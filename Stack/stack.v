==> flow/design.v <==
module stack (
	input clk, Stack_EN, SP_n, SP_p, RW,
	input [13:0] incr_output,
	output reg [13:0] stack_output	
);
	reg [1:0] ptr;
	reg [13:0] stack [0:3];
	always @(posedge clk) begin
		if (SP_p)
			ptr <= ptr + 1;
		else if (SP_n)
			ptr <= ptr - 1;
	end
	always @(posedge clk) begin
		if (SP_p || SP_n) begin
			if(SP_p)
				stack[ptr] <= incr_output;
			stack_output <= stack[ptr - 1];
		end
	end
endmodule
# Reports on stack
# Tool output for the design above, in the order of the flow.
# Line numbers count from 1 in the design file above.
# A cell with - has no value.
[setup] top="stack" clk_port="clk" cell_library="sky130hd" pvt_corner="tt_025C_1v80"

# Elaborated design
# Counts by Yosys on the flattened word-level netlist (proc, flatten, opt, wreduce; memories kept). Register bits leave out memories and registers merged into their read ports (data or address). Print and check cells are left out. Cells with the same type and inputs are merged into one.
# Yosys's memory passes give these memory sizes; they may raise the number of words (mostly to a power of two), join words into wider ones and drop unused or constant bits.
[word_totals] regBits=2 mem_bits_rw=56 clocked_rd_ports_x_width=14 mem_count=1 in_bits=19 out_inout_bits=14
[memory_table] memory="stack" size=4 width=14 read_ports=1 wr=1 line_no=7 rtl="reg [13:0] stack [0:3];"
[op_classes] addsub=2 mux=8 n_reduce_logical=2
[ops] op="2-to-1 mux 14 bit" count=2
[ops] op="2-to-1 mux 2 bit" count=4
[ops] op="adder 2 x 1 -> 2 bit with constant B" count=1
[ops] op="subtractor 2 x 1 -> 2 bit with constant B" count=1
[ops] op="nonzero test 2 bit" count=1
[ops] op="2-to-1 mux 1 bit" count=2
[ops] op="logical OR 1 bit" count=1

# Depth
# Depth = most cells in a row (Yosys ltp): at word level without a register or memory, in the mapped netlist without a sequential cell, where the memories' decode and read muxes count.
[depth] word_depth=3 ABC_AREA=0 depth_mapped=6 ltp_nobuf=3

# Mapped cells and area
# Yosys stat after the flow's synthesis: flattened, memories mapped to cells. It holds for the ABC_AREA given above (unset counts as 0); a run with the other value may have another netlist.
# Totals and module areas in this step are rounded.
[synth_totals] stdcells=102 synth_area_um2=2600 ff_cells=72
[types] cell_type="sky130_fd_sc_hd__edfxtp_1" count=72 area_total_um2=2.16E+03
[types] cell_type="sky130_fd_sc_hd__mux4_2" count=8 area_total_um2=180.173
[types] cell_type="sky130_fd_sc_hd__mux4_1" count=6 area_total_um2=157.651
[types] cell_type="sky130_fd_sc_hd__ha_1" count=4 area_total_um2=50.048
[types] cell_type="sky130_fd_sc_hd__and2_1" count=4 area_total_um2=25.024
[types] cell_type="sky130_fd_sc_hd__buf_12" count=1 area_total_um2=20.019
[types] cell_type="sky130_fd_sc_hd__buf_6" count=1 area_total_um2=11.261
[types] cell_type="sky130_fd_sc_hd__inv_1" count=3 area_total_um2=11.261
[types] cell_type="sky130_fd_sc_hd__xnor2_1" count=1 area_total_um2=8.758
[types] cell_type="sky130_fd_sc_hd__or2_2" count=1 area_total_um2=6.256
[types] cell_type="sky130_fd_sc_hd__buf_2" count=1 area_total_um2=5.005

# Timing after synthesis
# Path of least setup slack by OpenSTA after synthesis, without wires, with an ideal clock, recovery checks aside; 20% of the period is set as input and as output delay. Where synthesis merged equal registers, the netlist keeps one of their names.
[synth_timing] path_type="reg2reg" from="register ptr[0]" to="register stack_output[10]" tclk_ns=2.03 setup_ns=0.272 launch_ns=0.000 arrival_time_ns=1.579 t_required_ns=1.758 path_slack_ns=0.179 delay_ns=1.851 path_stages=7 period_less_setup_slack_ns=1.851
# "delay_ns" = arrival - input delay + setup time.
# "path_stages": output pins that drive a net of the path, with the launching flip-flop's if there is one; two outputs of one cell count as two.
# "period_less_setup_slack_ns" is the clock period less the worst setup slack; recovery checks do not enter. This is arithmetic on one report: input and output delays are still those of the set period (20% each).
# The rows between start and end are the longest chain of elaborated cells between them; the timing report does not say that the signal goes this way. Where chains are equally long, one stands for them.
# Each line given opens the expression or statement behind the cell; cells for indexed reads and writes are added by Yosys, which also makes memories of some case tables.
[synth_between] path_cell_list="sky130_fd_sc_hd__edfxtp_1 sky130_fd_sc_hd__buf_6 sky130_fd_sc_hd__buf_12 sky130_fd_sc_hd__inv_1 sky130_fd_sc_hd__ha_1 sky130_fd_sc_hd__buf_2 sky130_fd_sc_hd__mux4_2" elab_chain_len=1 cells_between=1
[synth_lines] item="from (decl)" line_no=6 rtl="reg [1:0] ptr;"
[synth_lines] item="from (assign)" line_no=10 rtl="ptr <= ptr + 1;"
[synth_lines] item="from (assign)" line_no=12 rtl="ptr <= ptr - 1;"
[synth_lines] item="subtractor 2 x 1 -> 2 bit" line_no=18 rtl="stack_output <= stack[ptr - 1];"
[synth_lines] item="to (decl)" line_no=4 rtl="output reg [13:0] stack_output"

# Timing after layout
# From the final timing report of flow run 1: the path of least setup slack in the routed layout; clock arrival at registers is part of the times.
[layout_timing] path_type="reg2reg" from="register ptr[0]" to="register stack_output[10]" tclk_ns=2.24 setup_ns=0.26 launch_ns=0.32 arrival_time_ns=1.89 t_required_ns=2.30 path_slack_ns=0.41 path_stages=5
# The rows between start and end are the longest chain of elaborated cells between them; the timing report does not say that the signal goes this way. Where chains are equally long, one stands for them.
[layout_between] path_cell_list="sky130_fd_sc_hd__edfxtp_1 sky130_fd_sc_hd__inv_1 sky130_fd_sc_hd__ha_1 sky130_fd_sc_hd__buf_4 sky130_fd_sc_hd__mux4_2" elab_chain_len=1 cells_between=1
[layout_lines] item="from (decl)" line_no=6 rtl="reg [1:0] ptr;"
[layout_lines] item="from (assign)" line_no=10 rtl="ptr <= ptr + 1;"
[layout_lines] item="from (assign)" line_no=12 rtl="ptr <= ptr - 1;"
[layout_lines] item="subtractor 2 x 1 -> 2 bit" line_no=18 rtl="stack_output <= stack[ptr - 1];"
[layout_lines] item="to (decl)" line_no=4 rtl="output reg [13:0] stack_output"

==> runs of stack <==
2 stored runs of stack in the flow (synthesis by Yosys, layout by OpenROAD, sky130hd cells), in arbitrary order. Constraints: input delay and output delay 20% of the set period each, output load 0.01 pF.
"achieved_period_ns": clock period set for the run, less the worst setup slack. It is reckoned from that one timing run; input and output delays stay at 20% of the period that was set.
"worst_setup_path_time_ns" = time allowed to the worst setup path (clock period - input delay - output delay, where it has them) - its slack; a late launch clock adds to it, a late capture clock takes from it.
"total_power_mw" is the tool's figure for a default switching activity; nothing was simulated.
Results are given in rounded form.

[flow] flow run 1: files
==> flow/run.sh <==
#!/bin/bash
# the make line also repeats the synthesis and layout settings of config.mk as NAME=value (left out here)
make -C /OpenROAD-flow-scripts/flow DESIGN_CONFIG=/design/flow/config.mk WORK_HOME=/design/flow/orfs CLKGATE_MAP_FILE= finish
==> flow/config.mk <==
export PLATFORM = sky130hd
export DESIGN_NAME = stack
export DESIGN_NICKNAME = stack
export VERILOG_FILES = /design/flow/design.v
export SDC_FILE = /design/flow/constraint.sdc
export NUM_CORES = 4
export LEC_CHECK = 0
export CAP_MARGIN = 20
export CORE_MARGIN = 2
export CORE_UTILIZATION = 41
export SLEW_MARGIN = 20
==> flow/constraint.sdc <==
create_clock -name core_clock -period 2.24 [get_ports {clk}]
set_input_delay 0.4480 -clock core_clock [delete_from_list [all_inputs] [get_ports {clk}]]
set_output_delay 0.4480 -clock core_clock [all_outputs]
set_load 0.01 [all_outputs]

[flow] flow run 1: metrics
[metrics] total_die_area_um2 = 7100
[metrics] finalUtil_pct = 52
[metrics] worst_setup_slack_ns = 0.41
[metrics] total_power_mw = 3.3
[metrics] yosys.chip_area_um2 = 2600
[metrics] achieved_period_ns = 1.829
[metrics] worst_setup_path_time_ns = 1.83
[metrics] critical_path_kind = reg2reg
[metrics] setupTns_ns = 0.000
[metrics] final_hold_ws_ns = 0.62
[metrics] final_stdcell_area_um2 = 3200

[flow] flow run 2: files
==> flow/run.sh <==
#!/bin/bash
# the make line also repeats the synthesis and layout settings of config.mk as NAME=value (left out here)
make -C /OpenROAD-flow-scripts/flow DESIGN_CONFIG=/design/flow/config.mk WORK_HOME=/design/flow/orfs CLKGATE_MAP_FILE= finish
==> flow/config.mk <==
export PLATFORM = sky130hd
export DESIGN_NAME = stack
export DESIGN_NICKNAME = stack
export VERILOG_FILES = /design/flow/design.v
export SDC_FILE = /design/flow/constraint.sdc
export NUM_CORES = 4
export LEC_CHECK = 0
export CAP_MARGIN = 20
export CELL_PAD_IN_SITES_DETAIL_PLACEMENT = 0
export CELL_PAD_IN_SITES_GLOBAL_PLACEMENT = 1
export CORE_MARGIN = 2
export CORE_UTILIZATION = 33
export CTS_CLUSTER_DIAMETER = 252
export CTS_CLUSTER_SIZE = 38
export GPL_ROUTABILITY_DRIVEN = 0
export GPL_TIMING_DRIVEN = 1
export MAX_ROUTING_LAYER = met5
export PLACE_DENSITY_LB_ADDON = 0.16
export SETUP_SLACK_MARGIN = 0.29
export SLEW_MARGIN = 20
==> flow/constraint.sdc <==
create_clock -name core_clock -period 2.87 [get_ports {clk}]
set_input_delay 0.5740 -clock core_clock [delete_from_list [all_inputs] [get_ports {clk}]]
set_output_delay 0.5740 -clock core_clock [all_outputs]
set_load 0.01 [all_outputs]

[flow] flow run 2: metrics
[metrics] worst_setup_slack_ns = 0.99
[metrics] total_die_area_um2 = 8700
[metrics] setupTns_ns = 0.000
[metrics] total_power_mw = 2.7
[metrics] final_stdcell_area_um2 = 3200
[metrics] worst_setup_path_time_ns = 1.88
[metrics] critical_path_kind = reg2reg
[metrics] yosys.chip_area_um2 = 2600
[metrics] finalUtil_pct = 42
[metrics] achieved_period_ns = 1.885
[metrics] final_hold_ws_ns = 0.62
