==> flow/design.v <==
module seven_segment(
    input clk,
    input [7:0] data,
    output reg [6:0] seg1,
    output reg [6:0] seg2,
    output reg [6:0] seg3
);
    reg [7:0] temp;
    reg [3:0] hundreds;
    reg [3:0] tens;
    reg [3:0] ones;
    always @(posedge clk)
    begin
        temp = data;
        if (temp >= 200) begin
            hundreds = 2;
        end
        else if (temp >= 100) begin
            hundreds = 1;
        end
        else begin
            hundreds = 0;
        end
        temp = data - hundreds*100;
        if (temp >= 90) begin
            tens = 9;
        end
        else if (temp >= 80) begin
            tens = 8;
        end
        else if (temp >= 70) begin
            tens = 7;
        end
        else if (temp >= 60) begin
            tens = 6;
        end
        else if (temp >= 50) begin
            tens = 5;
        end
        else if (temp >= 40) begin
            tens = 4;
        end
        else if (temp >= 30) begin
            tens = 3;
        end
        else if (temp >= 20) begin
            tens = 2;
        end
        else if (temp >= 10) begin
            tens = 1;
        end
        else begin
            tens = 0;
        end
        ones = temp - tens*10;
    end
    always @(*)
    begin
        case (hundreds)
            4'b0000: seg1 = 7'b1000000;
            4'b0001: seg1 = 7'b1111001;
            4'b0010: seg1 = 7'b0100100;
            default: seg1 = 7'b1000000;
        endcase
        case (tens)
            4'b0000: seg2 = 7'b1000000;
            4'b0001: seg2 = 7'b1111001;
            4'b0010: seg2 = 7'b0100100;
            4'b0011: seg2 = 7'b0110000;
            4'b0100: seg2 = 7'b0011001;
            4'b0101: seg2 = 7'b0010010;
            4'b0110: seg2 = 7'b0000011;
            4'b0111: seg2 = 7'b0000111;
            4'b1000: seg2 = 7'b0000000;
            4'b1001: seg2 = 7'b0011000;
            default: seg2 = 7'b1000000;
        endcase
        case (ones)
            4'b0000: seg3 = 7'b1000000;
            4'b0001: seg3 = 7'b1111001;
            4'b0010: seg3 = 7'b0100100;
            4'b0011: seg3 = 7'b0110000;
            4'b0100: seg3 = 7'b0011001;
            4'b0101: seg3 = 7'b0010010;
            4'b0110: seg3 = 7'b0000011;
            4'b0111: seg3 = 7'b1111000;
            4'b1000: seg3 = 7'b0000000;
            4'b1001: seg3 = 7'b0011000;
            default: seg3 = 7'b1000000;
        endcase
    end
endmodule
# Reports on seven_segment
# The steps from the RTL of seven_segment to its reports follow in flow order.
# Line numbers count from 1 in the design file above.
# Library cell names are shortened.
# Not given: -
[inputs]
top_module = "seven_segment"
clock_port = "clk"
cell_library = "sky130hd"
corner = "tt_025C_1v80"

# Word-level counts
# Yosys after proc, flatten, opt, wreduce and memory -nomap, before mapping. Enables and synchronous resets that opt folds into registers are not counted as muxes. Memory bits, and registers merged into a memory's read port (data or address), are not among the register bits. Print and check cells are not counted. Equal cells are merged and count once.
# Yosys's memory passes give these memory sizes; they may raise the number of words (mostly to a power of two), join words into wider ones and drop unused or constant bits.
[bits]
ff_bits = 2
rom_bits = 224
clocked_rd_ports_x_width = 14
mem_count = 2
inputBits = 9
out_inout_bits = 21
[classes]
add_sub_neg = 2
multipliers = 2
n_cmp = 11
eq_ne = 2
muxes = 12
[memory_table]
columns = ["name", "words", "width", "rd", "write_ports", "line_no", "text"]
rows = [
  ["(name not given)", 16, 7, 1, 0, 65, "case (tens)"],
  ["(name not given)", 16, 7, 1, 0, 78, "case (ones)"],
]
[op_table]
columns = ["op", "n"]
rows = [
  [">= comparator 8 x 7 -> 1 bit (second input constant)", 4],
  [">= comparator 8 x 6 -> 1 bit (second input constant)", 3],
  [">= comparator 8 x 5 -> 1 bit (second input constant)", 2],
  ["parallel mux 7 bit (select 2 bit)", 1],
  ["multiplier 2 x 5 -> 6 bit (second input constant)", 1],
  ["multiplier 4 x 3 -> 3 bit (second input constant)", 1],
  ["two-way mux 3 bit", 4],
  [">= comparator 8 x 4 -> 1 bit (second input constant)", 1],
  ["subtractor 8 bit", 1],
  [">= comparator 8 bit (second input constant)", 1],
  ["two-way mux 4 bit", 2],
  ["two-way mux 2 bit", 3],
  ["subtractor 4 bit", 1],
  ["equality test 2 x 1 -> 1 bit (second input constant)", 1],
  ["equality test 2 bit (second input constant)", 1],
  ["two-way mux 1 bit", 2],
]

# Logic depth
# Longest topological path by Yosys (ltp), each cell counted once; first at word level (registers and memories cut), then after technology mapping (sequential cells cut; the memories' decode and read muxes count).
[logic_depth]
ltp_word = 17
ABC_AREA = 0
depth_mapped = 21

# Netlist
# Yosys stat after the flow's synthesis: flattened, memories mapped to cells. It holds for the ABC_AREA given above (unset counts as 0); a run with the other value may have another netlist.
[synth_totals]
cell_count = 157
synth_area_mm2 = 0.0013463
seq_area_mm2 = 0.0003203
ff_cells = 16
[types]
columns = ["cell", "n", "area_total_um2"]
rows = [
  ["dfxtp_1", 16, 320.307],
  ["ha_1", 9, 112.608],
  ["inv_1", 13, 48.797],
  ["a21oi_1", 9, 45.043],
  ["xnor3_1", 2, 45.043],
  ["fa_1", 2, 40.038],
  ["nand2b_1", 5, 31.28],
  ["nand3_1", 6, 30.029],
  ["nor2_1", 8, 30.029],
  ["nand2_1", 7, 26.275],
  ["xnor2_1", 3, 26.275],
  ["and2_1", 4, 25.024],
  ["or2_2", 4, 25.024],
  ["buf_4", 3, 22.522],
  ["buf_6", 2, 22.522],
  ["clkbuf_1", 6, 22.522],
  ["o31ai_1", 3, 22.522],
  ["nor3_1", 4, 20.019],
]
# Other cell types: 40; their cells: 51.

# Worst setup path after synthesis
# Path of least setup slack by OpenSTA after synthesis, without wires, with an ideal clock, recovery checks aside; 20% of the period is set as input and as output delay. Where synthesis merged equal registers, the netlist keeps one of their names.
[synth_timing]
path_type = "input to register"
startpoint = "input port data[4]"
endpoint = "register (no name shown)"
clock_period_ns = 5.27
in_delay_ns = 1.054
launch_ns = 1.054
arrival_time_ns = 5.360
path_slack_ns = -0.206
path_delay_ns = 4.422
path_stages = 21
path_buffers = 2
period_less_setup_slack_ns = 5.476
# "path_delay_ns" is the arrival time less input delay plus setup time.
# "path_stages": output pins that drive a net of the path, with the launching flip-flop's if there is one; two outputs of one cell count as two.
# "period_less_setup_slack_ns" is the clock period less the worst setup slack; recovery checks do not enter. This is arithmetic on one report: input and output delays are still those of the set period (20% each).
# Between the ends stands the longest chain of elaborated cells between them, by number of cells; it is not shown to be the way that was timed. Of several equally long chains one is given.
# A line is the first line of the expression or statement that the cell stems from. Yosys adds cells for indexed reads and writes and turns some case tables into memories.
[synth_between]
path_cell_list = "buf_6 > o31ai_1 > nor2_1 > or2_2 > inv_1 > ha_1 > fa_1 > nand2b_1 > a211o_1 > and2_1 > clkbuf_1 > a2111oi_0 > o21a_1 > inv_1 > ha_1 > fa_1 > xnor2_1 > o21ai_0 > o22ai_1 > nor2_4 > a31o_2"
elab_chain_cells = 17
[synth_lines]
columns = ["element", "line_no", "text"]
rows = [
  ["start: declaration", 3, "input [7:0] data,"],
  [">= comparator 8 x 7 -> 1 bit", 18, "else if (temp >= 100) begin"],
  ["two-way mux 1 bit", 18, ""],
  ["two-way mux 2 bit", 15, "if (temp >= 200) begin"],
  ["multiplier 2 x 5 -> 6 bit", 24, "temp = data - hundreds*100;"],
  ["subtractor 8 bit", 24, ""],
  [">= comparator 8 x 4 -> 1 bit", 49, "else if (temp >= 10) begin"],
  ["two-way mux 1 bit", 49, ""],
  ["[... 3 more ...]", "-", ""],
  ["two-way mux 3 bit", 37, "else if (temp >= 50) begin"],
  ["two-way mux 3 bit", 34, "else if (temp >= 60) begin"],
  ["two-way mux 3 bit", 31, "else if (temp >= 70) begin"],
  ["two-way mux 4 bit", 28, "else if (temp >= 80) begin"],
  ["two-way mux 4 bit", 25, "if (temp >= 90) begin"],
  ["multiplier 4 x 3 -> 3 bit", 55, "ones = temp - tens*10;"],
  ["subtractor 4 bit", 55, ""],
]

# Worst path after layout
# Path of least setup slack in the final report of run 1 (OpenROAD, finished layout, wires in). Where an end is a register, its clock arrival counts in the times.
[layout_timing]
path_type = "input to register"
startpoint = "input port data[4]"
endpoint = "register (no name shown)"
clock_period_ns = 3.87
in_delay_ns = 0.77
launch_ns = 0.77
arrival_time_ns = 5.13
path_slack_ns = -1.05
path_stages = 21
path_buffers = 3
# Between the ends stands the longest chain of elaborated cells between them, by number of cells; it is not shown to be the way that was timed. Of several equally long chains one is given.
[layout_between]
path_cell_list = "buf_8 > or3_1 > a31oi_2 > or2_4 > inv_4 > ha_4 > fa_2 > xor2_4 > buf_6 > a221oi_2 > a2111oi_4 > o21a_1 > inv_2 > ha_4 > fa_2 > xnor2_4 > o21ai_2 > o22ai_2 > buf_4 > a2bb2oi_2 > a31o_2"
elab_chain_cells = 17
[layout_lines]
columns = ["element", "line_no", "text"]
rows = [
  ["start: declaration", 3, "input [7:0] data,"],
  [">= comparator 8 x 7 -> 1 bit", 18, "else if (temp >= 100) begin"],
  ["two-way mux 1 bit", 18, ""],
  ["two-way mux 2 bit", 15, "if (temp >= 200) begin"],
  ["multiplier 2 x 5 -> 6 bit", 24, "temp = data - hundreds*100;"],
  ["subtractor 8 bit", 24, ""],
  [">= comparator 8 x 4 -> 1 bit", 49, "else if (temp >= 10) begin"],
  ["two-way mux 1 bit", 49, ""],
  ["[... 3 more ...]", "-", ""],
  ["two-way mux 3 bit", 37, "else if (temp >= 50) begin"],
  ["two-way mux 3 bit", 34, "else if (temp >= 60) begin"],
  ["two-way mux 3 bit", 31, "else if (temp >= 70) begin"],
  ["two-way mux 4 bit", 28, "else if (temp >= 80) begin"],
  ["two-way mux 4 bit", 25, "if (temp >= 90) begin"],
  ["multiplier 4 x 3 -> 3 bit", 55, "ones = temp - tens*10;"],
  ["subtractor 4 bit", 55, ""],
]

# Stored flow runs of seven_segment (2 of them; Yosys, OpenROAD, sky130hd). They differ in their settings and are not a sequence. Constraints: input delay and output delay 20% of the set period each, output load 0.01 pF.
# "period_less_ws_ns" = clock period - worst setup slack. The figure is calculated, with input and output delays left at 20% of the set period.
# "timing.worst_path_ns" = time allowed to the worst setup path (clock period - input delay - output delay, where it has them) - its slack; a late launch clock adds to it, a late capture clock takes from it.
# "design_power_mw" rests on the timing tool's default activity at the inputs, not on a simulated workload.

[[run]]
name = "run 1"
[run.settings]
period_ns = 3.87
CORE_UTILIZATION = 26
SETUP_SLACK_MARGIN = 1.12
PLACE_DENSITY_LB_ADDON = 0.18
CELL_PAD_IN_SITES_GLOBAL_PLACEMENT = 0
CELL_PAD_IN_SITES_DETAIL_PLACEMENT = 2
ABC_AREA = 0
CTS_CLUSTER_SIZE = 44
CTS_CLUSTER_DIAMETER = 168
CAP_MARGIN = 20
CORE_MARGIN = 2
SLEW_MARGIN = 20
[run.results]
timing.setup.tns_ns = -10.717
worstSetupSlack_ns = -1.053
timing.worst_path_ns = 4.15
timing.worst_path_kind = "input to register"
finalCellArea_mm2 = 0.0027189
design.die.area_mm2 = 0.0057699
utilization_pct = 53.9
period_less_ws_ns = 4.923
synthArea_mm2 = 0.0013463
worst_hold_slack_ns = 1.076
design_power_mw = 1.420

[[run]]
name = "run 2"
[run.settings]
period_ns = 6.83
CORE_UTILIZATION = 35
PLACE_DENSITY_LB_ADDON = 0.17
CORE_ASPECT_RATIO = 1.05
MAX_ROUTING_LAYER = "met5"
CAP_MARGIN = 20
CORE_MARGIN = 2
SLEW_MARGIN = 20
[run.results]
worst_hold_slack_ns = 1.784
design_power_mw = 0.5150
synthArea_mm2 = 0.0013463
finalCellArea_mm2 = 0.0017104
utilization_pct = 45.7
timing.worst_path_ns = 4.89
timing.worst_path_kind = "input to register"
worstSetupSlack_ns = 0.570
timing.setup.tns_ns = 0.000
period_less_ws_ns = 6.260
design.die.area_mm2 = 0.0043587
